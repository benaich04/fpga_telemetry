==> flow/design.v <==
`timescale 1ns/1ps
`default_nettype none
module ber_tester
#(
    parameter integer TB_LEN = 12
)(
    input  wire        clk,
    input  wire        rst,             
    input  wire        ref_valid,
    input  wire        ref_bit,
    input  wire        advance,
    input  wire        dec_valid,
    input  wire        dec_bit,
    input  wire [15:0] total_bits,
    output reg         done,
    output reg  [31:0] bits_compared,
    output reg  [31:0] bit_errors
);
    reg [TB_LEN-1:0] ref_pipe;
    wire             ref_in = ref_valid ? ref_bit : 1'b0;
    reg [15:0] pushes;
    always @(posedge clk) begin
        if (rst) begin
            ref_pipe      <= {TB_LEN{1'b0}};
            pushes        <= 16'd0;
            bits_compared <= 32'd0;
            bit_errors    <= 32'd0;
            done          <= 1'b0;
        end else begin
            if (advance) begin
                ref_pipe <= {ref_pipe[TB_LEN-2:0], ref_in};
                if (pushes != 16'hFFFF)
                    pushes <= pushes + 16'd1;
            end
            if (dec_valid && !done) begin
                if (ref_pipe[TB_LEN-1] ^ dec_bit)
                    bit_errors <= bit_errors + 32'd1;
                bits_compared <= bits_compared + 32'd1;
                if (bits_compared + 32'd1 == {16'd0, total_bits})
                    done <= 1'b1;
            end
        end
    end
endmodule
`default_nettype wire
`timescale 1ns/1ps
`default_nettype none
module convenc #(
  parameter [2:0] G0 = 3'b111,  
  parameter [2:0] G1 = 3'b101   
)(
  input  wire clk,
  input  wire rst_n,
  input  wire in_valid,
  input  wire bit_in,         
  output reg  out_valid,
  output reg  y0,             
  output reg  y1              
);
  reg d1, d0;
  wire [2:0] regvec = {bit_in, d1, d0};  
  wire y0_next = ^(regvec & G0);  
  wire y1_next = ^(regvec & G1);
  always @(posedge clk or negedge rst_n) begin
    if (!rst_n) begin  
      d1 <= 1'b0;
      d0 <= 1'b0;
      y0 <= 1'b0;
      y1 <= 1'b0;
      out_valid <= 1'b0;
    end else begin  
      out_valid <= in_valid;    
      if (in_valid) begin
        y0 <= y0_next;
        y1 <= y1_next;
        d0 <= d1;
        d1 <= bit_in;
      end
    end
  end
endmodule
`timescale 1ns/1ps
`default_nettype none
module top_cv #(
    parameter integer TB_LEN  = 12,    
    parameter integer PAY_LEN = 10     
)(
    input  wire clk,
    input  wire enc_rst_n,       
    input  wire enc_in_valid,
    input  wire enc_bit_in,
    output wire enc_out_valid,
    output wire enc_y0,          
    output wire enc_y1,          
    input  wire       dec_rst,         
    input  wire       dec_sym_valid,
    input  wire [1:0] dec_rx_sym,      
    output wire       dec_bit_valid,
    output wire       dec_bit_out,
    output wire        ber_done,
    output wire [31:0] ber_bits,
    output wire [31:0] ber_errs
);
    convenc u_enc (
        .clk       (clk),
        .rst_n     (enc_rst_n),
        .in_valid  (enc_in_valid),
        .bit_in    (enc_bit_in),
        .out_valid (enc_out_valid),
        .y0        (enc_y0),
        .y1        (enc_y1)
    );
    viterbi_decoder_7_5 #(
        .TB_LEN(TB_LEN)
    ) u_dec (
        .clk       (clk),
        .rst       (dec_rst),
        .sym_valid (dec_sym_valid),
        .rx_sym    (dec_rx_sym),
        .bit_valid (dec_bit_valid),
        .bit_out   (dec_bit_out)
    );
    reg  [31:0] enc_payload_cnt;
    wire        ref_valid = enc_in_valid && (enc_payload_cnt < PAY_LEN);
    wire        ref_bit   = enc_bit_in;
    always @(posedge clk or negedge enc_rst_n) begin
        if (!enc_rst_n) begin
            enc_payload_cnt <= 32'd0;
        end else if (enc_in_valid) begin
            if (enc_payload_cnt < PAY_LEN)
                enc_payload_cnt <= enc_payload_cnt + 32'd1;
        end
    end
    wire [15:0] PAY_LEN_16 = PAY_LEN[15:0];
    ber_tester #(
        .TB_LEN(TB_LEN)
    ) u_ber (
        .clk           (clk),
        .rst           (dec_rst),          
        .ref_valid     (ref_valid),
        .ref_bit       (ref_bit),
        .advance       (dec_sym_valid),    
        .dec_valid     (dec_bit_valid),
        .dec_bit       (dec_bit_out),
        .total_bits    (PAY_LEN_16),
        .done          (ber_done),
        .bits_compared (ber_bits),
        .bit_errors    (ber_errs)
    );
endmodule
`default_nettype wire
`timescale 1ns/1ps
module viterbi_decoder_7_5
#(
    parameter TB_LEN = 32   
)
(
    input              clk,
    input              rst,           
    input              sym_valid,     
    input      [1:0]   rx_sym,        
    output reg         bit_valid,     
    output reg         bit_out        
);
    integer i;
    reg [15:0] pm_cur   [0:3];
    reg [TB_LEN-1:0] path_reg_cur [0:3];
    reg [15:0]       pm_calc   [0:3];
    reg [TB_LEN-1:0] path_calc [0:3];
    reg [31:0] sym_count;
    function [1:0] hamming2;
        input [1:0] a;
        input [1:0] b;
        reg   [1:0] x;
        begin
            x = a ^ b;
            hamming2 = x[0] + x[1];
        end
    endfunction
    function [1:0] enc_out_7_5;
        input [1:0] s;   
        input       u;
        reg   v1, v0, s1, s0;
        begin
            s1 = s[1];
            s0 = s[0];
            v1 = u ^ s0 ^ s1;
            v0 = u ^ s1;
            enc_out_7_5 = {v1, v0};
        end
    endfunction
    function [15:0] sat_add16;
        input [15:0] a;
        input [15:0] b;
        reg   [16:0] sum;
        begin
            sum = a + b;
            if (sum[16] == 1'b1) sat_add16 = 16'hFFFF;
            else                 sat_add16 = sum[15:0];
        end
    endfunction
    function [1:0] argmin4;
        input [15:0] m0, m1, m2, m3;
        reg   [15:0] best;
        reg   [1:0]  idx;
        begin
            best = m0; idx = 2'd0;
            if (m1 < best) begin best = m1; idx = 2'd1; end
            if (m2 < best) begin best = m2; idx = 2'd2; end
            if (m3 < best) begin best = m3; idx = 2'd3; end
            argmin4 = idx;
        end
    endfunction
    always @(posedge clk) begin
        if (rst) begin
            pm_cur[0] <= 16'd0;
            pm_cur[1] <= 16'h3FFF;
            pm_cur[2] <= 16'h3FFF;
            pm_cur[3] <= 16'h3FFF;
            for (i=0;i<4;i=i+1) begin
                path_reg_cur[i] <= {TB_LEN{1'b0}};
                pm_calc[i]      = 16'd0;
                path_calc[i]    = {TB_LEN{1'b0}};
            end
            sym_count <= 32'd0;
            bit_valid <= 1'b0;
            bit_out   <= 1'b0;
        end else begin
            for (i=0;i<4;i=i+1) begin
                pm_cur[i]        <= pm_cur[i];
                path_reg_cur[i]  <= path_reg_cur[i];
            end
            bit_valid <= (sym_count >= TB_LEN) ? 1'b1 : 1'b0;
            bit_out   <= bit_out;
            if (sym_valid) begin
                begin : NEXT_00
                    reg [1:0] q, p0, p1;
                    reg       u;
                    reg [1:0] e0, e1;
                    reg [1:0] d0, d1;
                    reg [15:0] m0, m1;
                    q  = 2'b00; u  = q[0];
                    p0 = {1'b0, q[1]}; p1 = {1'b1, q[1]};
                    e0 = enc_out_7_5(p0, u); e1 = enc_out_7_5(p1, u);
                    d0 = hamming2(rx_sym, e0); d1 = hamming2(rx_sym, e1);
                    m0 = sat_add16(pm_cur[p0], {14'd0, d0});
                    m1 = sat_add16(pm_cur[p1], {14'd0, d1});
                    if (m0 <= m1) begin
                        pm_calc[q]   = m0;
                        path_calc[q] = {path_reg_cur[p0][TB_LEN-2:0], u};
                    end else begin
                        pm_calc[q]   = m1;
                        path_calc[q] = {path_reg_cur[p1][TB_LEN-2:0], u};
                    end
                end
                begin : NEXT_01
                    reg [1:0] q, p0, p1;
                    reg       u;
                    reg [1:0] e0, e1;
                    reg [1:0] d0, d1;
                    reg [15:0] m0, m1;
                    q  = 2'b01; u  = q[0];
                    p0 = {1'b0, q[1]}; p1 = {1'b1, q[1]};
                    e0 = enc_out_7_5(p0, u); e1 = enc_out_7_5(p1, u);
                    d0 = hamming2(rx_sym, e0); d1 = hamming2(rx_sym, e1);
                    m0 = sat_add16(pm_cur[p0], {14'd0, d0});
                    m1 = sat_add16(pm_cur[p1], {14'd0, d1});
                    if (m0 <= m1) begin
                        pm_calc[q]   = m0;
                        path_calc[q] = {path_reg_cur[p0][TB_LEN-2:0], u};
                    end else begin
                        pm_calc[q]   = m1;
                        path_calc[q] = {path_reg_cur[p1][TB_LEN-2:0], u};
                    end
                end
                begin : NEXT_10
                    reg [1:0] q, p0, p1;
                    reg       u;
                    reg [1:0] e0, e1;
                    reg [1:0] d0, d1;
                    reg [15:0] m0, m1;
                    q  = 2'b10; u  = q[0];
                    p0 = {1'b0, q[1]}; p1 = {1'b1, q[1]};
                    e0 = enc_out_7_5(p0, u); e1 = enc_out_7_5(p1, u);
                    d0 = hamming2(rx_sym, e0); d1 = hamming2(rx_sym, e1);
                    m0 = sat_add16(pm_cur[p0], {14'd0, d0});
                    m1 = sat_add16(pm_cur[p1], {14'd0, d1});
                    if (m0 <= m1) begin
                        pm_calc[q]   = m0;
                        path_calc[q] = {path_reg_cur[p0][TB_LEN-2:0], u};
                    end else begin
                        pm_calc[q]   = m1;
                        path_calc[q] = {path_reg_cur[p1][TB_LEN-2:0], u};
                    end
                end
                begin : NEXT_11
                    reg [1:0] q, p0, p1;
                    reg       u;
                    reg [1:0] e0, e1;
                    reg [1:0] d0, d1;
                    reg [15:0] m0, m1;
                    q  = 2'b11; u  = q[0];
                    p0 = {1'b0, q[1]}; p1 = {1'b1, q[1]};
                    e0 = enc_out_7_5(p0, u); e1 = enc_out_7_5(p1, u);
                    d0 = hamming2(rx_sym, e0); d1 = hamming2(rx_sym, e1);
                    m0 = sat_add16(pm_cur[p0], {14'd0, d0});
                    m1 = sat_add16(pm_cur[p1], {14'd0, d1});
                    if (m0 <= m1) begin
                        pm_calc[q]   = m0;
                        path_calc[q] = {path_reg_cur[p0][TB_LEN-2:0], u};
                    end else begin
                        pm_calc[q]   = m1;
                        path_calc[q] = {path_reg_cur[p1][TB_LEN-2:0], u};
                    end
                end
                for (i=0;i<4;i=i+1) begin
                    pm_cur[i]       <= pm_calc[i];
                    path_reg_cur[i] <= path_calc[i];
                end
                sym_count <= sym_count + 32'd1;
                begin : OUTPUT_STAGE
                    reg [1:0] best_idx;
                    best_idx = argmin4(pm_calc[0], pm_calc[1], pm_calc[2], pm_calc[3]);
                    bit_valid <= (sym_count + 32'd1 >= TB_LEN) ? 1'b1 : 1'b0;
                    bit_out   <= path_calc[best_idx][TB_LEN-1];   
                end
            end
        end
    end
endmodule
* Step by step through the tools: top_cv
The steps from the RTL of top_cv to its reports follow in flow order.
Line numbers count from 1 in the design file above.
Operators carry their Yosys type and port widths (W data, S select, Z words).
Cell names lack the library's common part.
Not given: -
- Top module :: top_cv
- Clock :: clk
- Standard-cell library :: sky130hd
- Library corner :: tt_025C_1v80

* Word level
Yosys after proc, flatten, opt, wreduce and memory -nomap, before mapping. Print and check cells are not counted. Equal cells are merged and count once.
- Flip-flop bits (word level) :: 256
- Latch bits :: 0
- Bits in writable memories :: 0
- Bits in read-only memories :: 0
- Clocked read ports x word width :: 0
- Memory cells :: 0
- Bits of input ports :: 8
- Output and inout bits :: 70
- Cells after elaboration :: 136
- Add/sub/neg operators :: 16
- Multiply operators :: 0
- Divide/modulo/power cells :: 0
- $lt $le $gt $ge :: 10
- Equal/unequal tests :: 4
- Shift operators :: 0
- Muxes and demuxes :: 72
- Bitwise operators :: 4
- Reductions and logical operators :: 9
** Operators by type and width (number)
- $mux W16 :: 50
- $add A16 B2 Y17 :: 8
- $add A32 B1 Y32 const B :: 4
- $mux W12 :: 8
- $le A16 B16 Y1 :: 4
- $ge A32 B4 Y1 const B :: 2
- $lt A16 B16 Y1 :: 3
- $pmux W12 S4 :: 1
- $mux W11 :: 4
- $lt A32 B4 Y1 const B :: 1
- $eq A32 B4 Y1 const B :: 1
- $add A1 B1 Y2 :: 4
- $mux W2 :: 4
- $reduce_and A2 Y1 :: 3
- $reduce_xor A3 Y1 :: 2
- $mux W1 :: 5
- $eq A2 B2 Y1 const B :: 2
- $logic_and A1 B1 Y1 :: 2
- $not A1 Y1 :: 2
- $eq A2 B1 Y1 const B :: 1
- $not A2 Y2 :: 1
- $logic_not A2 Y1 :: 1
- $xor A1 B1 Y1 :: 1
- $logic_not A1 Y1 :: 1

* Depth
Longest topological path by Yosys (ltp), each cell counted once; first at word level (registers and memories cut), then after technology mapping (sequential cells cut; the memories' decode and read muxes count).
- Depth after elaboration :: 24
- ABC_AREA :: 0
- Depth in mapped cells :: 52
- Mapped depth without buffers :: 47

* Mapped cells and area
Source: synth_stat.txt of the flow (Yosys; design flattened, memories mapped). It holds for the ABC_AREA given above (unset counts as 0); a run with the other value may have another netlist.
- Standard cells after synthesis :: 2235
- Cell area after synthesis :: 0.0174955 sq mm
- Flip-flop cells :: 251
- Buffer cells :: 157
** Cell types
- dfxtp_1 :: number 214, area in all 4.28E+03 sq um
- ha_1 :: number 131, area in all 1.64E+03 sq um
- nor2_1 :: number 337, area in all 1.26E+03 sq um
- mux2i_1 :: number 107, area in all 1.07E+03 sq um
- dfrtp_1 :: number 37, area in all 925.888 sq um
- nand2_1 :: number 209, area in all 784.502 sq um
- xor2_1 :: number 86, area in all 753.222 sq um
- xnor2_1 :: number 75, area in all 656.88 sq um
- a21oi_1 :: number 123, area in all 615.59 sq um
- nand3_1 :: number 97, area in all 485.466 sq um
- o21ai_0 :: number 97, area in all 485.466 sq um
- clkbuf_1 :: number 118, area in all 442.925 sq um
- nand4_1 :: number 60, area in all 375.36 sq um
- a211oi_1 :: number 45, area in all 337.824 sq um
- inv_1 :: number 78, area in all 292.781 sq um
- and3_1 :: number 32, area in all 200.192 sq um
- nor3_1 :: number 35, area in all 175.168 sq um
- or3_1 :: number 28, area in all 175.168 sq um
Not listed: further types 66, cells in them 326.
By module: a second synthesis without flattening, with its own total; a netlist apart from the flattened one above.
- Cell total of the unflattened synthesis :: 2270
- Area (unflattened synthesis) :: 0.0180561 sq mm
Each row is one instance without its submodules.
** By module
- viterbi_decoder_7_5 #(TB_LEN=12) :: times used 1, cells 1697, area 0.0126872 sq mm
- ber_tester #(TB_LEN=12) :: times used 1, cells 477, area 0.0040389 sq mm
- top_cv :: times used 1, cells 84, area 0.0011261 sq mm
- convenc :: times used 1, cells 12, area 0.0002039 sq mm

* Timing after synthesis
Source: OpenSTA report_checks on the synthesized netlist (no wires, ideal clock, input and output delay 20% of the period each), path of least setup slack; recovery checks are left aside. Register names are those of the netlist, which keeps one name where synthesis merged equal registers.
- Path kind :: input to register
- Start point :: input port dec_rx_sym[0]
- End point :: register u_dec.bit_out
- Clock period :: 17.8 ns
- Launch time at the first pin :: 3.560 ns
- Arrival :: 12.867 ns
- Slack :: 4.853 ns
- Path delay :: 9.386 ns
- Stages on the path :: 45
- Path buffers :: 4
- Synthesis period reached :: 12.947 ns
"path delay" is the arrival time less input delay plus setup time.
"stages on the path" counts driving pins, that of a launching flip-flop among them; a cell with two outputs on the path counts twice.
"synthesis period reached" = period - worst setup slack (recovery checks aside). The figure is calculated, with input and output delays left at 20% of the set period.
Between the ends stands the longest chain of elaborated cells between them, by number of cells; it is not shown to be the way that was timed. Of several equally long chains one is given.
A line is the first line of the expression or statement that the cell stems from. Yosys adds cells for indexed reads and writes and turns some case tables into memories.
At most two assigning lines are given for a register; there are more.
- Cells stage by stage :: inv_1 > ha_1 > ha_1 > a21oi_1 > a211oi_2 > nand4_1 > or2_1 > nor2_1 > nor2_1 > ha_1 > a21oi_1 > o21ai_0 > a221o_1 > o31ai_1 > clkbuf_1 > mux2_2 > inv_1 > ha_1 > [9 not listed] > a211o_1 > a21oi_1 > o21ai_0 > a31oi_1 > o21ai_1 > buf_2 > a21o_1 > ha_1 > a21o_1 > a21o_1 > a21oi_1 > a211oi_1 > a21oi_1 > o21ai_0 > or4_1 > o311a_2 > o21a_1 > a211oi_2
- Cells in the longest elaborated chain :: 24
- Elaborated cells between the ends (all ways) :: 81
- Those cells by class :: 12 x add/sub; 7 x compare; 3 x eq/ne; 56 x mux; 2 x logic; 1 x reduce/logical
** RTL lines, path post-synthesis
- from (decl) :: line 97 : input  wire [1:0] dec_rx_sym,
- $not A2 Y2
- $add A1 B1 Y2 :: line 177 : hamming2 = x[0] + x[1];
- $add A16 B2 Y17 :: line 197 : sum = a + b;
- $mux W16 :: line 198 : if (sum[16] == 1'b1) sat_add16 = 16'hFFFF;
- $mux W16 :: line 235 : if (sym_valid) begin
- $mux W16 :: line 215 : if (rst) begin
- $le A16 B16 Y1 :: line 268 : if (m0 <= m1) begin
- [10 not listed]
- $mux W16 :: line 215
- $lt A16 B16 Y1 :: line 210
- $mux W2 :: line 210
- $mux W2 :: line 235
- $mux W2 :: line 215
- $eq A2 B2 Y1 :: line 325
- $pmux W12 S4 :: line 325
- to (assign) :: line 234 : bit_out   <= bit_out;
- to (assign) :: line 325
- to (decl) :: line 163 : output reg         bit_out

* Path in the finished layout
Path of least setup slack in the final report of stored run 2 (OpenROAD, finished layout, wires in). Where an end is a register, its clock arrival counts in the times.
- Path kind :: input to register
- Start point :: input port dec_rx_sym[0]
- End point :: register u_dec.bit_out
- Clock period :: 18.6 ns
- Launch time at the first pin :: 3.72 ns
- Arrival :: 14.36 ns
- Slack :: 4.71 ns
- Stages on the path :: 47
- Path buffers :: 5
Between the ends stands the longest chain of elaborated cells between them, by number of cells; it is not shown to be the way that was timed. Of several equally long chains one is given.
At most two assigning lines are given for a register; there are more.
- Cells stage by stage :: clkdlybuf4s50_1 > inv_1 > ha_1 > ha_1 > nor2b_1 > o21a_1 > o21ai_0 > nor2_4 > buf_4 > nand3_1 > mux2i_1 > inv_1 > ha_1 > nand4_1 > nor4_2 > a21bo_2 > a31oi_2 > buf_4 > [11 not listed] > a21o_1 > a21oi_1 > nor2b_1 > nor4b_4 > o21ai_4 > buf_4 > a21o_1 > ha_1 > a21o_1 > a21o_1 > a21oi_1 > a211oi_1 > a21oi_1 > o21ai_0 > or4_1 > o311a_2 > o21a_1 > a211oi_2
- Cells in the longest elaborated chain :: 24
- Elaborated cells between the ends (all ways) :: 81
- Those cells by class :: 12 x add/sub; 7 x compare; 3 x eq/ne; 56 x mux; 2 x logic; 1 x reduce/logical
** RTL lines, path after layout
- from (decl) :: line 97 : input  wire [1:0] dec_rx_sym,
- $not A2 Y2
- $add A1 B1 Y2 :: line 177 : hamming2 = x[0] + x[1];
- $add A16 B2 Y17 :: line 197 : sum = a + b;
- $mux W16 :: line 198 : if (sum[16] == 1'b1) sat_add16 = 16'hFFFF;
- $mux W16 :: line 235 : if (sym_valid) begin
- $mux W16 :: line 215 : if (rst) begin
- $le A16 B16 Y1 :: line 268 : if (m0 <= m1) begin
- [10 not listed]
- $mux W16 :: line 215
- $lt A16 B16 Y1 :: line 210
- $mux W2 :: line 210
- $mux W2 :: line 235
- $mux W2 :: line 215
- $eq A2 B2 Y1 :: line 325
- $pmux W12 S4 :: line 325
- to (assign) :: line 234 : bit_out   <= bit_out;
- to (assign) :: line 325
- to (decl) :: line 163 : output reg         bit_out

Hand-over note for top_cv

2 stored runs of top_cv in the flow (synthesis by Yosys, layout by OpenROAD, sky130hd cells), in arbitrary order. Constraints: input delay and output delay 20% of the set period each, output load 0.01 pF.

* Stored run 1
** Files
==> flow/run.sh <==
#!/bin/bash
# the make line also repeats the synthesis and layout settings of config.mk as NAME=value (left out here)
make -C /OpenROAD-flow-scripts/flow DESIGN_CONFIG=/design/flow/config.mk WORK_HOME=/design/flow/orfs CLKGATE_MAP_FILE= finish
==> flow/config.mk <==
export PLATFORM = sky130hd
export DESIGN_NAME = top_cv
export DESIGN_NICKNAME = top_cv
export VERILOG_FILES = /design/flow/design.v
export SDC_FILE = /design/flow/constraint.sdc
export NUM_CORES = 4
export LEC_CHECK = 0
export ABC_AREA = 1
export CAP_MARGIN = 20
export CELL_PAD_IN_SITES_GLOBAL_PLACEMENT = 2
export CORE_ASPECT_RATIO = 1.32
export CORE_MARGIN = 7
export CORE_UTILIZATION = 58
export GPL_ROUTABILITY_DRIVEN = 1
export GPL_TIMING_DRIVEN = 1
export PLACE_DENSITY_LB_ADDON = 0.09
export SETUP_SLACK_MARGIN = 0.42
export SLEW_MARGIN = 20
==> flow/constraint.sdc <==
create_clock -name core_clock -period 20.5 [get_ports {clk}]
set_input_delay 4.1000 -clock core_clock [delete_from_list [all_inputs] [get_ports {clk}]]
set_output_delay 4.1000 -clock core_clock [all_outputs]
set_load 0.01 [all_outputs]
** Results
Not finished: placement ended with error FLW-0024.

* Stored run 2
** Files
==> flow/run.sh <==
#!/bin/bash
# the make line also repeats the synthesis and layout settings of config.mk as NAME=value (left out here)
make -C /OpenROAD-flow-scripts/flow DESIGN_CONFIG=/design/flow/config.mk WORK_HOME=/design/flow/orfs CLKGATE_MAP_FILE= finish
==> flow/config.mk <==
export PLATFORM = sky130hd
export DESIGN_NAME = top_cv
export DESIGN_NICKNAME = top_cv
export VERILOG_FILES = /design/flow/design.v
export SDC_FILE = /design/flow/constraint.sdc
export NUM_CORES = 4
export LEC_CHECK = 0
export CAP_MARGIN = 20
export CORE_MARGIN = 2
export CORE_UTILIZATION = 53
export GPL_TIMING_DRIVEN = 1
export HOLD_SLACK_MARGIN = 0.13
export PLACE_DENSITY_LB_ADDON = 0.29
export SETUP_SLACK_MARGIN = 4.02
export SLEW_MARGIN = 15
==> flow/constraint.sdc <==
create_clock -name core_clock -period 18.6 [get_ports {clk}]
set_input_delay 3.7200 -clock core_clock [delete_from_list [all_inputs] [get_ports {clk}]]
set_output_delay 3.7200 -clock core_clock [all_outputs]
set_load 0.01 [all_outputs]
** Results
- Post-route utilization :: 59.9%
- Standard-cell area after layout :: 0.0194937 sq mm
- Setup total negative slack :: 0.000 ns
- Synthesis area :: 0.0174955 sq mm
- Area inside the die boundary :: 0.0344789 sq mm
- Smallest setup slack :: 4.709 ns

End of note.
